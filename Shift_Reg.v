==> flow/design.v <==
module part3(clock, reset, ParallelLoadn, RotateRight, ASRight, Data_IN, Q);
	input [7:0] Data_IN;
	input reset;
	input clock;
	input ParallelLoadn;
	input RotateRight;
	input ASRight;
	output [7:0] Q;
	wire [7:0] store;
	assign store = Q;
	wire m;
	mux2to1 u0 (store[0],store[7],ASRight,m);
	rotating bit0(store[1], store[7], clock, reset, ParallelLoadn, RotateRight, Data_IN[0], Q[0]);
	rotating bit1(store[2], store[0], clock, reset, ParallelLoadn, RotateRight, Data_IN[1], Q[1]);
	rotating bit2(store[3], store[1], clock, reset, ParallelLoadn, RotateRight, Data_IN[2], Q[2]);
	rotating bit3(store[4], store[2], clock, reset, ParallelLoadn, RotateRight, Data_IN[3], Q[3]);
	rotating bit4(store[5], store[3], clock, reset, ParallelLoadn, RotateRight, Data_IN[4], Q[4]);
	rotating bit5(store[6], store[4], clock, reset, ParallelLoadn, RotateRight, Data_IN[5], Q[5]);
	rotating bit6(store[7], store[5], clock, reset, ParallelLoadn, RotateRight, Data_IN[6], Q[6]);
	rotating bit7(m, store[6], clock, reset, ParallelLoadn, RotateRight, Data_IN[7], Q[7]);	
endmodule
module rotating(left, right, clock, reset, parallel, loadleft, data, Q);
	input data, right, left, clock, reset, parallel, loadleft;
	output Q;
	wire [1:0] connect;
	mux2to1 r0(right, left, loadleft, connect[0]);
	mux2to1 r1(data, connect[0], parallel, connect[1]);
	flipflop r2(connect[1], Q, clock, reset);
endmodule
module mux2to1(x,y,s,m);
	input x; 
    	input y; 
    	input s; 
    	output m; 
    	assign m = (s & y) | (~s & x);
endmodule
module flipflop(d,q,clock,reset);
	input d,clock,reset;
	output q;
	reg temp;
	always @(posedge clock)
	begin
		if(reset == 1)
			temp<=1'b0;
		else
			temp<=d;
	end
	assign q = temp;
endmodule
# Tool chain data of part3
# Tool output for the design above, in the order of the flow.
# Lines are those of the file above, counted from 1.
# The mark n/a stands for no value.
# setup
top_module	part3
clk_port	clock
cell_library	sky130hd
corner	tt_025C_1v80

# Elaborated design
# Yosys after proc, flatten, opt, wreduce and memory -nomap, before mapping. Enables and synchronous resets that opt folds into registers are not counted as muxes. Memory bits, and registers merged into a memory's read port (data or address), are not among the register bits. Print and check cells are not counted. Equal cells are merged and count once.
# word_totals
regBits	8
out_inout_bits	8
word_cells	62
# op_classes
logic	54
# op_table
cell	count
1-bit AND	34
1-bit bitwise OR	17
1-bit inverter	3

# Depth
# Yosys ltp: most cells in a row. Word level: on the elaborated netlist, between registers, memories and ports. Mapped: between sequential cells and ports; inverters and the memories' decode and read muxes count.
# depth
word_depth	7
abc_area	0
ltp_mapped	4
ltp_nobuf	2

# After synthesis
# Yosys stat after the flow's synthesis: flattened, memories mapped to cells. It holds for the ABC_AREA given above (unset counts as 0); a run with the other value may have another netlist.
# types
type	count	type_area_um2
sky130_fd_sc_hd__dfxtp_1	8	160.154
sky130_fd_sc_hd__mux2i_1	8	80.077
sky130_fd_sc_hd__buf_4	9	67.565
sky130_fd_sc_hd__a211oi_1	7	52.55
sky130_fd_sc_hd__nor2_1	7	26.275
sky130_fd_sc_hd__buf_6	2	22.522
sky130_fd_sc_hd__nand4bb_1	1	11.261
sky130_fd_sc_hd__o221ai_1	1	8.758
sky130_fd_sc_hd__nand3b_1	1	7.507
sky130_fd_sc_hd__nand2b_1	1	6.256
sky130_fd_sc_hd__clkbuf_2	1	5.005
# mapped
stdcells	46
synth_area_um2	447.9
seq_area_um2	160.2
ffs	8
# By module: a second synthesis without flattening, with its own total; a netlist apart from the flattened one above.
# hier_totals
hier_cells	33
area_unflattened_um2	525.5
# Each row is one instance without its submodules.
# modules
mod	instances	cells	mod_area_um2	mod_seq_area_um2
flipflop	8	2	33.8	20.0
mux2to1	17	1	15.0	0.0
part3	1	0	0.0	0.0
rotating	8	0	0.0	0.0

# Worst setup path after synthesis
# Source: OpenSTA report_checks on the synthesized netlist (no wires, ideal clock, input and output delay 20% of the period each), path of least setup slack; recovery checks are left aside. Register names are those of the netlist, which keeps one name where synthesis merged equal registers.
# synth_path
path_type	input-to-reg
startpoint	in ParallelLoadn
endpoint	reg (name not given)
tclk_ns	0.941
arrival_time_ns	0.608
path_slack_ns	0.200
delay_ns	0.553
driving_pins	4
n_path_buf	2
period_less_setup_slack_ns	0.741
# "delay_ns" is the arrival time less input delay plus setup time.
# "driving_pins" counts driving pins, that of a launching flip-flop among them; a cell with two outputs on the path counts twice.
# "period_less_setup_slack_ns" = period - worst setup slack (recovery checks aside). The figure is calculated, with input and output delays left at 20% of the set period.
# synth_via
path_cell_list	sky130_fd_sc_hd__buf_4 sky130_fd_sc_hd__buf_6 sky130_fd_sc_hd__nand3b_1 sky130_fd_sc_hd__o221ai_1
# synth_lines
item	line	rtl
start: declaration	5	input ParallelLoadn;
# No chain of elaborated cells between the ends is given.

# Timing after layout
# Path of least setup slack in the final report of flow run 1 (OpenROAD, finished layout, wires in). Where an end is a register, its clock arrival counts in the times.
# layout_path
path_type	reg-to-output
startpoint	reg (name not given)
endpoint	out Q[7]
tclk_ns	1.29
arrival_time_ns	0.91
path_slack_ns	0.12
driving_pins	2
n_path_buf	1
# layout_via
path_cell_list	sky130_fd_sc_hd__dfxtp_1 sky130_fd_sc_hd__dlygate4sd2_1
# layout_lines
item	line	rtl
end: declaration	8	output [7:0] Q;
# No chain of elaborated cells between the ends is given.

# part3 through Yosys and OpenROAD on sky130hd: 2 stored runs, unordered, with their settings and measured results. The constraints put input and output delay at 20% of the set period each and load the outputs with 0.01 pF.
# "clock_period_reached_ns": clock period set for the run, less the worst setup slack. It is reckoned from that one timing run; input and output delays stay at 20% of the period that was set.
# "critical_path_time_ns" is the time allowed to the run's worst setup path (the clock period less input and output delay, where it has them) less its slack. Clock arrival times count: a late capture clock shortens it, a late launch clock lengthens it.
# "design_power_mw": no workload was simulated; the value follows from the tool's default switching activity.
# A setting shown as . is not set for that run.
# A result given as . is not shown for that run.
run name	period_ns	CAP_MARGIN	CORE_MARGIN	CORE_UTILIZATION	SLEW_MARGIN	PLACE_DENSITY	CORE_ASPECT_RATIO	CELL_PAD_IN_SITES_GLOBAL_PLACEMENT	CELL_PAD_IN_SITES_DETAIL_PLACEMENT	CTS_CLUSTER_DIAMETER	design_power_mw	utilization_pct	setup_worst_slack_ns	yosys.chip_area_um2	design_die_area_um2	critical_path_time_ns	worst_setup_path_type	finish.stdcell_area_um2	clock_period_reached_ns	final_setup_tns_ns	worst_hold_slack_ns
flow run 1	1.29	20	2	40	20	.	.	.	.	.	0.6131	57.9	0.117	447.9	1403.6	0.91	reg-to-output	625.6	1.173	0.000	0.565
flow run 2	0.785	30	2	71	0	0.8	0.69	3	2	42	.	.	.	.	.	.	.	.	.	.	.
# Flow run 2: stopped before the end: floorplanning reported PDN-0185
